==> flow/design.v <==
module abs #(
  parameter WIDTH=8
  ) (
  input clk,
  input [WIDTH-1:0] i,
  output reg [WIDTH-1:0] o,
  output reg s
);
always@(posedge clk)
begin
  s = i[WIDTH-1];
  o = s ? -i : i;
end
endmodule
module sign #(
  parameter WIDTH=8
  ) (
  input clk,
  input [WIDTH-1:0] i,
  input s,
  output reg [WIDTH-1:0] o
);
always@(posedge clk)
begin
  o = s ? -i : i;
end
endmodule
module div_multistep #(
  parameter DIVISOR_WIDTH=8,
  parameter OUTPUT_WIDTH=8,
  parameter LOGSTEPS=2
  ) (
  input clk,
  input [LOGSTEPS-1:0] state,
  input [DIVISOR_WIDTH-1:0] divisor_in,
  input [DIVISOR_WIDTH:0] acc_in,
  input [OUTPUT_WIDTH-1:0] quot_in,
  input sign_in,
  output reg [DIVISOR_WIDTH-1:0] divisor_out,
  output [DIVISOR_WIDTH:0] acc_out,
  output [OUTPUT_WIDTH-1:0] quot_out,
  output reg sign_out
);
localparam STEPS = 1<<(LOGSTEPS);
reg [DIVISOR_WIDTH:0] acc_buf;
reg [OUTPUT_WIDTH-1:0] quot_buf;
wire [DIVISOR_WIDTH:0] acc = (state==0) ? acc_in : acc_buf;
wire [DIVISOR_WIDTH+1:0] acc_sub = acc - divisor_out;
wire acc_bigger = ~acc_sub[DIVISOR_WIDTH+1];
wire [DIVISOR_WIDTH:0] acc_temp = acc_bigger ? acc_sub : acc;
wire [OUTPUT_WIDTH-1:0] quot = (state==0) ? quot_in : quot_buf;
assign acc_out = acc_buf;
assign quot_out = quot_buf;
always@(posedge clk)
begin
  {acc_buf, quot_buf} <= {acc_temp, quot, acc_bigger};
end
always@(posedge clk)
begin
  if(state==STEPS-1)
  begin
    divisor_out <= divisor_in;
    sign_out <= sign_in;
  end
end
endmodule
module div_multi #(
  parameter DIVIDEND_WIDTH=21,
  parameter DIVISOR_WIDTH=12,
  parameter OUTPUT_WIDTH=22,
  parameter OUTPUT_FRAC=6,
  parameter LOGSTEPS=2
  ) (
  input clk,
  input rst,
  input [DIVIDEND_WIDTH-1:0] dividend,  
  input [DIVISOR_WIDTH-1:0] divisor,  
  output [OUTPUT_WIDTH-1:0] quotient,
  output pull,
  output push
);
localparam ITERATIONS = (OUTPUT_WIDTH+OUTPUT_FRAC)>>LOGSTEPS;
localparam INIT_PADDING = DIVISOR_WIDTH + OUTPUT_WIDTH - DIVIDEND_WIDTH;
localparam STEPS = 1<<(LOGSTEPS);
wire [DIVISOR_WIDTH-1:0] divisor_i [0:ITERATIONS];
wire [DIVISOR_WIDTH:0] accumulator [0:ITERATIONS];
wire [OUTPUT_WIDTH-1:0] quotient_i [0:ITERATIONS];
wire sign_i [0:ITERATIONS];
reg [LOGSTEPS-1:0] state;
always@(posedge clk or posedge rst)
begin
  if(rst)
    state <= 0;
  else
    state <= state + 1;
end
assign pull = state == STEPS - 3;
assign push = state == 1;
wire dividend_sign;
wire divisor_sign;
wire [DIVIDEND_WIDTH-1:0] dividend_abs;
abs #(.WIDTH(DIVIDEND_WIDTH)) abs_dividend (
  .clk(clk),
  .i(dividend),
  .o(dividend_abs),
  .s(dividend_sign)
);
abs #(.WIDTH(DIVISOR_WIDTH)) abs_divisor (
  .clk(clk),
  .i(divisor),
  .o(divisor_i[0]),
  .s(divisor_sign)
);
assign sign_i[0] = dividend_sign ^ divisor_sign;
assign {accumulator[0], quotient_i[0]} = { {INIT_PADDING{1'b0}}, dividend_abs, 1'b0};
genvar i;
generate
  for (i=0; i<ITERATIONS; i=i+1) begin
    div_multistep #(.DIVISOR_WIDTH(DIVISOR_WIDTH), .OUTPUT_WIDTH(OUTPUT_WIDTH), .LOGSTEPS(LOGSTEPS))
    step (
      .clk(clk),
      .state(state),
      .divisor_in(divisor_i[i]),
      .acc_in(accumulator[i]),
      .quot_in(quotient_i[i]),
      .sign_in(sign_i[i]),
      .divisor_out(divisor_i[i+1]),
      .acc_out(accumulator[i+1]),
      .quot_out(quotient_i[i+1]),
      .sign_out(sign_i[i+1])
    );
  end
endgenerate
reg quotient_sign;
always@(posedge clk) quotient_sign <= sign_i[ITERATIONS];
sign #(.WIDTH(OUTPUT_WIDTH)) sign_quotient (
  .clk(clk),
  .i(quotient_i[ITERATIONS]),
  .s(quotient_sign),
  .o(quotient)
);
endmodule
# ---- From RTL to reports: div_multi
# Tool output for the design above, in the order of the flow.
# Line numbers count from 1 in the design file above.
# Cell names lack the library's common part.
# The mark -- stands for no value.
dict set report inputs {
  top {div_multi}
  clock_port {clk}
  cell_library {sky130hd}
  corner {tt_025C_1v80}
}

# ---- Word level
# Source: Yosys, flattened and elaborated. Widths are those after wreduce. Registers that Yosys merges into a memory's read port (data or address) are not register bits. Print and check cells do not count. Equal cells are merged and count once.
dict set report classes {
  add_sub_neg 11
  multipliers 0
  div_mod_pow 0
  compare 0
  n_eq 2
  shift 0
  muxes 24
  bitwise 8
  n_reduce_logical 1
}
# op count
set ops {}
lappend ops {{2-to-1 mux 22 bit} 8}
lappend ops {{subtractor 13 x 12 -> 14 bit} 7}
lappend ops {{2-to-1 mux 13 bit} 7}
lappend ops {{2-to-1 mux 12 bit} 7}
lappend ops {{negation 22 bit} 1}
lappend ops {{negation 21 bit} 1}
lappend ops {{2-to-1 mux 20 bit} 1}
lappend ops {{negation 12 bit} 1}
lappend ops {{2-to-1 mux 11 bit} 1}
lappend ops {{inverter 1 bit} 7}
lappend ops {{adder 2 x 1 -> 2 bit (second input constant)} 1}
lappend ops {{== test 2 x 1 -> 1 bit (second input constant)} 1}
lappend ops {{== test 2 bit (second input constant)} 1}
lappend ops {{logical NOT 2 bit} 1}
lappend ops {{bitwise XOR 1 bit} 1}
dict set report word_totals {
  regBits 396
  latch_bits 0
  ramBits 0
  rom_bits 0
  clocked_rd_ports_x_width 0
  n_memories 0
  input_bits 35
}

# ---- Longest topological paths
# Longest topological path by Yosys (ltp), each cell counted once; first at word level (registers and memories cut), then after technology mapping (sequential cells cut; the memories' decode and read muxes count).
dict set report logic_depth {
  depth_word 4
  ABC_AREA 0
  ltp_mapped 15
}

# ---- After synthesis
# Yosys stat after the flow's synthesis: flattened, memories mapped to cells. It holds for the ABC_AREA given above (unset counts as 0); a run with the other value may have another netlist.
# type count type_area_um2
set by_type {}
lappend by_type {dfxtp_1 303 6.07E+03}
lappend by_type {mux2_2 260 2.93E+03}
lappend by_type {edfxtp_1 91 2.73E+03}
lappend by_type {ha_1 91 1.14E+03}
lappend by_type {xnor2_1 74 648.122}
lappend by_type {inv_1 108 405.389}
lappend by_type {a21oi_1 72 360.346}
lappend by_type {nand2_1 80 300.288}
lappend by_type {o21ai_0 58 290.278}
lappend by_type {xor2_1 28 245.235}
lappend by_type {nor2_1 65 243.984}
lappend by_type {mux2i_1 19 190.182}
lappend by_type {fa_1 7 140.134}
lappend by_type {nor2b_1 21 131.376}
lappend by_type {clkbuf_1 34 127.622}
lappend by_type {nor3_1 25 125.12}
lappend by_type {a21o_1 16 120.115}
lappend by_type {nand2b_1 18 112.608}
# Not listed: further types 50, cells in them 182.
dict set report mapped {
  cells 1552
  area_um2 17682.0
  seq_area_um2 8848.5
  ffs 396
  buffers 46
}
# By module: a second synthesis without flattening, with its own total; a netlist apart from the flattened one above.
dict set report hier_totals {
  hier_cells 1459
  area_unflattened_um2 18034.8
}
# Each row is one instance without its submodules.
# mod n_inst cells mod_area_um2 seq_area_um2
set modules {}
lappend modules {div_multistep 7 177 2229.6 1091.0}
lappend modules {{sign (WIDTH=22)} 1 85 908.4 440.4}
lappend modules {{abs (WIDTH=21)} 1 78 902.1 440.4}
lappend modules {{abs (WIDTH=12)} 1 46 499.2 260.2}
lappend modules {div_multi 1 11 117.6 70.1}

# ---- Path before layout
# Source: OpenSTA report_checks on the synthesized netlist (no wires, ideal clock, input and output delay 20% of the period each), path of least setup slack; recovery checks are left aside. Register names are those of the netlist, which keeps one name where synthesis merged equal registers.
dict set report synth_timing {
  kind {reg-to-reg}
  startpoint {register state[0]}
  endpoint {register genblk1[5].step.acc_buf[10]}
  clock_period_ns 3.54
  t_arrival_ns 3.649
  t_required_ns 3.419
  setup_slack_ns -0.230
  path_delay_ns 3.770
  driving_pins 14
  path_buffers 3
  period_less_setup_slack_ns 3.77
}
# "path_delay_ns" = arrival - input delay + setup time.
# "driving_pins" counts driving pins, that of a launching flip-flop among them; a cell with two outputs on the path counts twice.
# "period_less_setup_slack_ns" = period - worst setup slack (recovery checks aside). The figure is calculated, with input and output delays left at 20% of the set period.
# The rows between start and end are the longest chain of elaborated cells between them; the timing report does not say that the signal goes this way. Where chains are equally long, one stands for them.
# A line is the first line of the expression or statement that the cell stems from. Yosys adds cells for indexed reads and writes and turns some case tables into memories.
dict set report synth_between {
  cell_sequence {dfrtp_1 -> inv_1 -> ha_1 -> clkbuf_1 -> clkbuf_1 -> mux2_2 -> ha_1 -> nor2b_1 -> o2111ai_1 -> a31oi_1 -> a41oi_1 -> o21ai_0 -> buf_2 -> mux2_2}
  elab_chain_len 4
  cone_cells 4
  cone_classes {add/sub (1); mux (2); reduce/logical (1)}
}
# element line
set synth_rtl {}
lappend synth_rtl {{start: declaration} 89} ;# reg [LOGSTEPS-1:0] state;
lappend synth_rtl {{start: assignment} 93} ;# state <= 0;
lappend synth_rtl {{start: assignment} 95} ;# state <= state + 1;
lappend synth_rtl {{logical NOT 2 bit} 47} ;# wire [DIVISOR_WIDTH:0] acc = (state==0) ? acc_in : acc_buf;
lappend synth_rtl {{2-to-1 mux 13 bit} 47}
lappend synth_rtl {{subtractor 13 x 12 -> 14 bit} 48} ;# wire [DIVISOR_WIDTH+1:0] acc_sub = acc - divisor_out;
lappend synth_rtl {{2-to-1 mux 12 bit} 50} ;# wire [DIVISOR_WIDTH:0] acc_temp = acc_bigger ? acc_sub : acc;
lappend synth_rtl {{end: declaration} 45} ;# reg [DIVISOR_WIDTH:0] acc_buf;
# Nets of the timed path that keep an RTL name, with a line that drives or declares them; the list need not be complete.
# net line
set synth_named_nets {}
lappend synth_named_nets {genblk1[5].step.acc_bigger 49} ;# wire acc_bigger = ~acc_sub[DIVISOR_WIDTH+1];

# ---- Timing after layout
# From the final timing report of entry A: the path of least setup slack in the routed layout; clock arrival at registers is part of the times.
dict set report layout_timing {
  kind {reg-to-reg}
  startpoint {register state[0]}
  endpoint {register genblk1[3].step.acc_buf[6]}
  clock_period_ns 6.71
  t_arrival_ns 5.30
  t_required_ns 7.17
  setup_slack_ns 1.87
  driving_pins 13
  path_buffers 2
}
# The rows between start and end are the longest chain of elaborated cells between them; the timing report does not say that the signal goes this way. Where chains are equally long, one stands for them.
dict set report layout_between {
  cell_sequence {dfrtp_1 -> inv_1 -> ha_4 -> buf_4 -> mux2_2 -> ha_1 -> a21oi_1 -> o211ai_1 -> or3_1 -> o21ai_1 -> buf_4 -> inv_1 -> mux2_2}
  elab_chain_len 4
  cone_cells 4
  cone_classes {add/sub (1); mux (2); reduce/logical (1)}
}
# element line
set layout_rtl {}
lappend layout_rtl {{start: declaration} 89} ;# reg [LOGSTEPS-1:0] state;
lappend layout_rtl {{start: assignment} 93} ;# state <= 0;
lappend layout_rtl {{start: assignment} 95} ;# state <= state + 1;
lappend layout_rtl {{logical NOT 2 bit} 47} ;# wire [DIVISOR_WIDTH:0] acc = (state==0) ? acc_in : acc_buf;
lappend layout_rtl {{2-to-1 mux 13 bit} 47}
lappend layout_rtl {{subtractor 13 x 12 -> 14 bit} 48} ;# wire [DIVISOR_WIDTH+1:0] acc_sub = acc - divisor_out;
lappend layout_rtl {{2-to-1 mux 12 bit} 50} ;# wire [DIVISOR_WIDTH:0] acc_temp = acc_bigger ? acc_sub : acc;
lappend layout_rtl {{end: declaration} 45} ;# reg [DIVISOR_WIDTH:0] acc_buf;
# Nets of the timed path that keep an RTL name, with a line that drives or declares them; the list need not be complete.
# net line
set layout_named_nets {}
lappend layout_named_nets {genblk1[3].step.acc_bigger 49} ;# wire acc_bigger = ~acc_sub[DIVISOR_WIDTH+1];

; div_multi through Yosys and OpenROAD on sky130hd: 2 stored runs, unordered, with their settings and measured results. The constraints put input and output delay at 20% of the set period each and load the outputs with 0.01 pF.
; By "period_less_ws_ns" is meant the clock period of the run minus its worst setup slack. This is arithmetic on one report: input and output delays are still those of the set period (20% each).
; "timing.worst_path_ns" = time allowed to the worst setup path (clock period - input delay - output delay, where it has them) - its slack; a late launch clock adds to it, a late capture clock takes from it.
; "power_mw" is the tool's figure for a default switching activity; nothing was simulated.

[entry A: settings]
period_ns = 6.71
CORE_UTILIZATION = 50
PLACE_DENSITY_LB_ADDON = 0.08
CORE_MARGIN = 10
CELL_PAD_IN_SITES_GLOBAL_PLACEMENT = 0
CELL_PAD_IN_SITES_DETAIL_PLACEMENT = 2
ABC_AREA = 0
CAP_MARGIN = 10
SLEW_MARGIN = 20
[entry A: results]
final_cell_area_um2 = 20178.1
timing.worst_path_ns = 4.84
critical_path_type = reg-to-reg
power_mw = 8.881
total_die_area_um2 = 43284.8
layout_utilization_pct = 58.1
ys_area_um2 = 17682.0
final_setup_ws_ns = 1.865
fin_tns_ns = 0.000
period_less_ws_ns = 4.845

[entry B: settings]
period_ns = 2.66
CORE_UTILIZATION = 49
PLACE_DENSITY = 0.71
CORE_MARGIN = 9
TNS_END_PERCENT = 40
ABC_AREA = 1
CAP_MARGIN = 20
SLEW_MARGIN = 20
[entry B: results]
final_cell_area_um2 = 22322.7
timing.worst_path_ns = 2.61
critical_path_type = reg-to-reg
power_mw = 20.248
total_die_area_um2 = 47093.3
layout_utilization_pct = 57.4
ys_area_um2 = 19406.1
final_setup_ws_ns = 0.048
fin_tns_ns = 0.000
period_less_ws_ns = 2.612
